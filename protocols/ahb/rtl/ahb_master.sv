==> flow/design.v <==
`timescale 1ns/1ps
module ahb_master (
    input  logic        HCLK,
    input  logic        HRESETn,
    output logic [31:0] HADDR,
    output logic        HWRITE,
    output logic [31:0] HWDATA,
    input  logic [31:0] HRDATA,
    output logic        HSEL,
    output logic        HREADY,
    input  logic        HREADYOUT
);
    typedef enum logic [1:0] {IDLE, WRITE, READ, DONE} state_t;
    state_t state;
    always_ff @(posedge HCLK or negedge HRESETn) begin
        if (!HRESETn) begin
            state   <= IDLE;
            HADDR   <= 0;
            HWDATA  <= 0;
            HWRITE  <= 0;
            HSEL    <= 0;
        end else begin
            case (state)
                IDLE: begin
                    HADDR  <= 32'h0000_0004;
                    HWDATA <= 32'hDEADBEEF;
                    HWRITE <= 1;
                    HSEL   <= 1;
                    state  <= WRITE;
                end
                WRITE: begin
                    if (HREADYOUT) begin
                        HWRITE <= 0;
                        state  <= READ;
                    end
                end
                READ: begin
                    if (HREADYOUT) begin
                        state <= DONE;
                    end
                end
                DONE: begin
                    HSEL <= 0;
                end
            endcase
        end
    end
    assign HREADY = 1;
endmodule
### Step by step through the tools: ahb_master

Tool output for the design above, in the order of the flow.
Line numbers count from 1 in the design file above.
Library cell names are shortened.
The mark n/a stands for no value.

| inputs | value |
|---|---|
| design top | ahb_master |
| clock input | HCLK |
| cell library | sky130hd |
| corner | tt_025C_1v80 |

### After elaboration

Source: Yosys, flattened and elaborated, memories not mapped. Widths are those after wreduce. Registers that Yosys merges into a memory's read port (data or address) are not register bits. Print and check cells do not count.

| cells by class | value |
|---|---|
| equal/unequal tests | 5 |
| mux-type cells | 6 |
| reductions and logical operators | 6 |

Operators by type and width:

| kind | number |
|---|---|
| parallel mux 2 bit (select 3 bit) | 1 |
| equality test 2 bit with constant B | 2 |
| != test 2 bit with constant B | 2 |
| nonzero test 2 bit | 2 |
| parallel mux 1 bit (select 2 bit) | 2 |
| 2-to-1 mux 2 bit | 2 |
| AND reduction 3 bit | 1 |
| nonzero test 3 bit | 1 |
| equality test 2 x 1 -> 1 bit with constant B | 1 |
| logical NOT 2 bit | 1 |
| AND reduction 2 bit | 1 |
| 2-to-1 mux 1 bit | 1 |

| storage and ports | value |
|---|---|
| register bits after elaboration | 6 |
| input port bits | 35 |
| output and inout port bits | 67 |
| cells after elaboration | 22 |

### Logic depth

Longest topological path by Yosys (ltp), each cell counted once; first at word level (registers and memories cut), then after technology mapping (sequential cells cut; the memories' decode and read muxes count).

| logic depth | value |
|---|---|
| word-level depth | 3 |
| ABC_AREA | 0 |
| gate-level depth with buffers | 2 |
| gate-level depth less buffers | 2 |

### After synthesis

Yosys stat after the flow's synthesis: flattened, memories mapped to cells. It holds for the ABC_AREA given above (unset counts as 0); a run with the other value may have another netlist.

| mapped netlist | value |
|---|---|
| cells in the netlist | 82 |
| mapped area | 0.0007257 mm^2 |
| sequential area | 0.0001764 mm^2 |
| mapped flip-flops | 7 |
| buffers | 64 |

Cell types:

| cell | number | total area (um^2) |
|---|---|---|
| buf_4 | 64 | 480.461 |
| dfrtp_1 | 6 | 150.144 |
| dfstp_2 | 1 | 26.275 |
| mux2_4 | 1 | 15.014 |
| nor2_1 | 3 | 11.261 |
| a21o_2 | 1 | 8.758 |
| o2bb2ai_1 | 1 | 8.758 |
| a21o_1 | 1 | 7.507 |
| conb_1 | 2 | 7.507 |
| or2_2 | 1 | 6.256 |
| inv_1 | 1 | 3.754 |

### Worst setup path after synthesis

OpenSTA on the mapped netlist: ideal clock, no wires. The path of least setup slack (recovery checks aside). Input and output delay are each 20% of the period. Register names are those of the netlist, which keeps one name where synthesis merged equal registers.

| path after synthesis | value |
|---|---|
| path type | reg-to-output |
| start point | reg (no name shown) |
| end point | out HWDATA[0] |
| clock period | 1.58 ns |
| output delay | 0.316 ns |
| time at the first pin | 0.000 ns |
| arrival | 0.946 ns |
| data required time | 1.264 ns |
| path slack | 0.318 ns |
| delay of the path | 0.946 ns |
| stages | 2 |
| buffers on the path | 1 |
| synthesis period reached | 1.262 ns |

"delay of the path" is the arrival time less input delay plus setup time.
At an output port there is no setup time.
"stages" counts driving pins, that of a launching flip-flop among them; a cell with two outputs on the path counts twice.
"synthesis period reached" is the clock period less the worst setup slack; recovery checks do not enter. This is arithmetic on one report: input and output delays are still those of the set period (20% each).

| on the way, after synthesis | value |
|---|---|
| path through | dfrtp_1 -> buf_4 |

Ends and longest elaborated chain, after synthesis:

| element | RTL line | source |
|---|---|---|
| end: declaration | 7 | `output logic [31:0] HWDATA,` |

Chain of elaborated cells between the ends: none given.

### Timing after layout

Path of least setup slack in the final report of run A (OpenROAD, finished layout, wires in). Where an end is a register, its clock arrival counts in the times.

| path after layout | value |
|---|---|
| path type | reg-to-output |
| start point | reg (no name shown) |
| end point | out HWDATA[16] |
| clock period | 0.719 ns |
| output delay | 0.14 ns |
| time at the first pin | 0.25 ns |
| arrival | 1.02 ns |
| data required time | 0.58 ns |
| path slack | -0.44 ns |
| stages | 3 |
| buffers on the path | 2 |

| on the way, after layout | value |
|---|---|
| path through | dfrtp_4 -> buf_6 -> buf_2 |

Ends and longest elaborated chain, after layout:

| element | RTL line | source |
|---|---|---|
| end: declaration | 7 | `output logic [31:0] HWDATA,` |

Chain of elaborated cells between the ends: none given.

Data sheet: physical implementation of ahb_master

Design ahb_master on sky130hd. What follows are 2 stored runs of the flow, each under its own settings; their order means nothing. The constraints put input and output delay at 20% of the set period each and load the outputs with 0.01 pF.
By "reached clock period" is meant the clock period of the run minus its worst setup slack. This is arithmetic on one report: input and output delays are still those of the set period (20% each).
"worst path time" = time allowed to the worst setup path (clock period - input delay - output delay, where it has them) - its slack; a late launch clock adds to it, a late capture clock takes from it.
"total power of the final layout": no workload was simulated; the value follows from the tool's default switching activity.

#### Run A

| setting | value |
|---|---|
| period_ns | `0.719` |
| CORE_UTILIZATION | `55` |
| SETUP_SLACK_MARGIN | `-0.03` |
| PLACE_DENSITY | `0.48` |
| CORE_ASPECT_RATIO | `1.21` |
| CORE_MARGIN | `9` |
| GPL_TIMING_DRIVEN | `1` |
| SLEW_MARGIN | `30` |
| CAP_MARGIN | `20` |

| result | value |
|---|---|
| netlist area reported by Yosys | 0.0007257 mm^2 |
| reached clock period | 1.164 ns |
| total power of the final layout | 0.9557 mW |
| total die area | 0.0029569 mm^2 |
| setup total negative slack | -11.907 ns |
| worst path time | 1.02 ns |
| type of the worst setup path | reg-to-output |
| final design utilization | 0.569 |
| worst slack on setup checks | -0.445 ns |
| area of the standard cells in the finished layout | 0.0006569 mm^2 |

#### Run B

| setting | value |
|---|---|
| period_ns | `2.1` |
| CORE_UTILIZATION | `61` |
| SETUP_SLACK_MARGIN | `0.47` |
| PLACE_DENSITY_LB_ADDON | `0.23` |
| CORE_ASPECT_RATIO | `1.63` |
| GPL_TIMING_DRIVEN | `1` |
| GPL_ROUTABILITY_DRIVEN | `0` |
| CTS_CLUSTER_SIZE | `42` |
| MIN_ROUTING_LAYER | `met2` |
| CAP_MARGIN | `20` |
| CORE_MARGIN | `2` |
| SLEW_MARGIN | `20` |

No results, floorplanning failed with PDN-0185.
