==> flow/design.v <==
`timescale 1ns/1ps
module ahb_slave (
    input  logic        HCLK,
    input  logic        HRESETn,
    input  logic [31:0] HADDR,
    input  logic        HWRITE,
    input  logic [31:0] HWDATA,
    output logic [31:0] HRDATA,
    input  logic        HSEL,
    input  logic        HREADY,
    output logic        HREADYOUT
);
    logic [31:0] mem [0:15];
    always_ff @(posedge HCLK or negedge HRESETn) begin
        if (!HRESETn) begin
            HRDATA <= 0;
            HREADYOUT <= 1;
        end else if (HSEL && HREADY) begin
            if (HWRITE) begin
                mem[HADDR[5:2]] <= HWDATA;
            end else begin
                HRDATA <= mem[HADDR[5:2]];
            end
        end
    end
endmodule
Reports on ahb_slave:

Tool output for the design above, in the order of the flow.
Line numbers count from 1 in the design file above.
Cell names lack the library's common part.
The mark -- stands for no value.

* design top: ahb_slave
* clock: HCLK
* cell library: sky130hd
* timing corner: tt_025C_1v80

After elaboration:

Counts by Yosys on the flattened word-level netlist (proc, flatten, opt, wreduce). Print and check cells are left out. Cells with the same type and inputs are merged into one.

* register bits after elaboration: 544
* latch bits: 0
* bits in writable memories: 0
* ROM bits: 0
* clocked read ports x word width: 0
* memories: 0
* input bits: 69
* output and inout port bits: 33

* $add $sub $neg: 0
* multipliers: 0
* divide/modulo/power cells: 0
* $lt $le $gt $ge: 0
* eq/ne operators: 15
* shift-type cells: 0
* multiplexer cells: 1
* bitwise gates (word level): 1
* reduce/logical cells: 19

Operators by type and width (count)
* case mux 32 bit (select 16 bit): 1
* AND reduction 4 bit: 16
* equality test 4 bit (second input constant): 8
* equality test 4 x 3 -> 1 bit (second input constant): 4
* equality test 4 x 2 -> 1 bit (second input constant): 2
* equality test 4 x 1 -> 1 bit (second input constant): 1
* zero test 4 bit: 1
* AND reduction 2 bit: 1
* logical AND 1 bit: 1
* inverter 1 bit: 1

Longest topological paths:

Yosys ltp: most cells in a row. Word level: on the elaborated netlist, between registers, memories and ports. Mapped: between sequential cells and ports; inverters and the memories' decode and read muxes count.

* word-level depth: 2
* ABC_AREA: 0
* gate-level depth with buffers: 8
* mapped depth without buffers: 5

Mapped cells and area:

Yosys stat after the flow's synthesis: flattened, memories mapped to cells. It holds for the ABC_AREA given above (unset counts as 0); a run with the other value may have another netlist.

* cell count: 1218
* cell area after synthesis: 20569.7 µm²
* sequential part of the area: 16175.5 µm²
* flip-flop cells: 544
* buffers: 85

Cell types (count)
* edfxtp_1: 512
* a22oi_1: 164
* dfrtp_1: 32
* o22ai_1: 86
* nand2_1: 60
* buf_2: 44
* mux2i_1: 21
* o2bb2ai_1: 21
* a22o_1: 19
* a21oi_1: 25
* nor3_1: 23
* a22oi_2: 9
* buf_6: 10
* or2_1: 18
* nand3_1: 22
* a221oi_1: 10
* clkbuf_1: 20
* nand2b_1: 12

Other cell types: 33; their cells: 110.

Worst setup path after synthesis:

Path of least setup slack by OpenSTA after synthesis, without wires, with an ideal clock, recovery checks aside; 20% of the period is set as input and as output delay. Where synthesis merged equal registers, the netlist keeps one of their names.

* kind: input to register
* start point: input HADDR[5]
* end point: register mem[0][0]
* period: 4.54 ns
* setup time: 0.461 ns
* time at the first pin: 0.908 ns
* data arrival time: 3.941 ns
* slack: 0.138 ns
* delay of the path: 3.494 ns
* stages: 5
* path buffers: 2
* synthesis period reached: 4.402 ns

"delay of the path" is the arrival time less input delay plus setup time.
"stages": output pins that drive a net of the path, with the launching flip-flop's if there is one; two outputs of one cell count as two.
"synthesis period reached" = period - worst setup slack (recovery checks aside). The figure is calculated, with input and output delays left at 20% of the set period.
The rows between start and end are the longest chain of elaborated cells between them; the timing report does not say that the signal goes this way. Where chains are equally long, one stands for them.
A line is the first line of the expression or statement that the cell stems from. Yosys adds cells for indexed reads and writes and turns some case tables into memories.
Where a signal picks the word or bit written, the line may be left out of the assigning lines.

* path through: buf_6 -> nor3_2 -> buf_2 -> nand2_1 -> nor3_1
* length of the longest elaborated chain: 2

RTL lines, path after synthesis
* from (decl): RTL line 5 `input  logic [31:0] HADDR,`
* zero test 4 bit: RTL line 20 `mem[HADDR[5:2]] <= HWDATA;`
* AND reduction 4 bit
* to (decl): RTL line 13 `logic [31:0] mem [0:15];`

Worst path after layout:

From the final timing report of flow run 1: the path of least setup slack in the routed layout; clock arrival at registers is part of the times.

* kind: input to register
* start point: input HADDR[5]
* end point: register mem[11][30]
* period: 6.05 ns
* setup time: 0.31 ns
* time at the first pin: 1.21 ns
* data arrival time: 4.08 ns
* slack: 2.27 ns
* stages: 5
* path buffers: 2

The rows between start and end are the longest chain of elaborated cells between them; the timing report does not say that the signal goes this way. Where chains are equally long, one stands for them.
Where a signal picks the word or bit written, the line may be left out of the assigning lines.

* path through: buf_2 -> inv_2 -> nor3_4 -> and2_2 -> buf_4
* length of the longest elaborated chain: 2

RTL lines, path after layout
* from (decl): RTL line 5 `input  logic [31:0] HADDR,`
* equality test 4 bit: RTL line 20 `mem[HADDR[5:2]] <= HWDATA;`
* AND reduction 4 bit
* to (decl): RTL line 13 `logic [31:0] mem [0:15];`

Subject: flow runs of ahb_slave

Hi,

Module ahb_slave, platform sky130hd: 2 stored runs of the flow (Yosys, OpenROAD) with differing settings, in no particular order. Input and output delays are each 20% of the period that was set; the output load is 0.01 pF.
"achieved period": clock period set for the run, less the worst setup slack. It is reckoned from that one timing run; input and output delays stay at 20% of the period that was set.
"total power of the final layout": no workload was simulated; the value follows from the tool's default switching activity.

### Flow run 1

==> flow/run.sh <==
#!/bin/bash
# the make line also repeats the synthesis and layout settings of config.mk as NAME=value (left out here)
make -C /OpenROAD-flow-scripts/flow DESIGN_CONFIG=/design/flow/config.mk WORK_HOME=/design/flow/orfs CLKGATE_MAP_FILE= finish
==> flow/config.mk <==
export PLATFORM = sky130hd
export DESIGN_NAME = ahb_slave
export DESIGN_NICKNAME = ahb_slave
export VERILOG_FILES = /design/flow/design.v
export SDC_FILE = /design/flow/constraint.sdc
export NUM_CORES = 4
export LEC_CHECK = 0
export CAP_MARGIN = 20
export CORE_MARGIN = 2
export CORE_UTILIZATION = 32
export PLACE_DENSITY = 0.38
export SLEW_MARGIN = 20
export TNS_END_PERCENT = 35
==> flow/constraint.sdc <==
create_clock -name core_clock -period 6.05 [get_ports {HCLK}]
set_input_delay 1.2100 -clock core_clock [delete_from_list [all_inputs] [get_ports {HCLK}]]
set_output_delay 1.2100 -clock core_clock [all_outputs]
set_load 0.01 [all_outputs]

Results of flow run 1:
- Total power of the final layout: 0.008328 W
- Area of the die: 66324.3 µm²
- Setup slack of the worst path: 2.269 ns
- Worst hold slack in the final report: 0.496 ns
- Area of the synthesized netlist: 20569.7 µm²
- Standard-cell area after layout: 24284.5 µm²
- Achieved period: 3.781 ns

### Flow run 2

==> flow/run.sh <==
#!/bin/bash
# the make line also repeats the synthesis and layout settings of config.mk as NAME=value (left out here)
make -C /OpenROAD-flow-scripts/flow DESIGN_CONFIG=/design/flow/config.mk WORK_HOME=/design/flow/orfs CLKGATE_MAP_FILE= finish
==> flow/config.mk <==
export PLATFORM = sky130hd
export DESIGN_NAME = ahb_slave
export DESIGN_NICKNAME = ahb_slave
export VERILOG_FILES = /design/flow/design.v
export SDC_FILE = /design/flow/constraint.sdc
export NUM_CORES = 4
export LEC_CHECK = 0
export CAP_MARGIN = 20
export CORE_MARGIN = 2
export CORE_UTILIZATION = 19
export CTS_CLUSTER_DIAMETER = 40
export CTS_CLUSTER_SIZE = 78
export HOLD_SLACK_MARGIN = -0.07
export SLEW_MARGIN = 20
==> flow/constraint.sdc <==
create_clock -name core_clock -period 5.35 [get_ports {HCLK}]
set_input_delay 1.0700 -clock core_clock [delete_from_list [all_inputs] [get_ports {HCLK}]]
set_output_delay 1.0700 -clock core_clock [all_outputs]
set_load 0.01 [all_outputs]

Results of flow run 2:
- Area of the die: 110909.0 µm²
- Total power of the final layout: 0.010342 W
- Standard-cell area after layout: 25578.3 µm²
- Achieved period: 3.686 ns
- Setup slack of the worst path: 1.664 ns
- Worst hold slack in the final report: 0.501 ns
- Area of the synthesized netlist: 20569.7 µm²

Regards
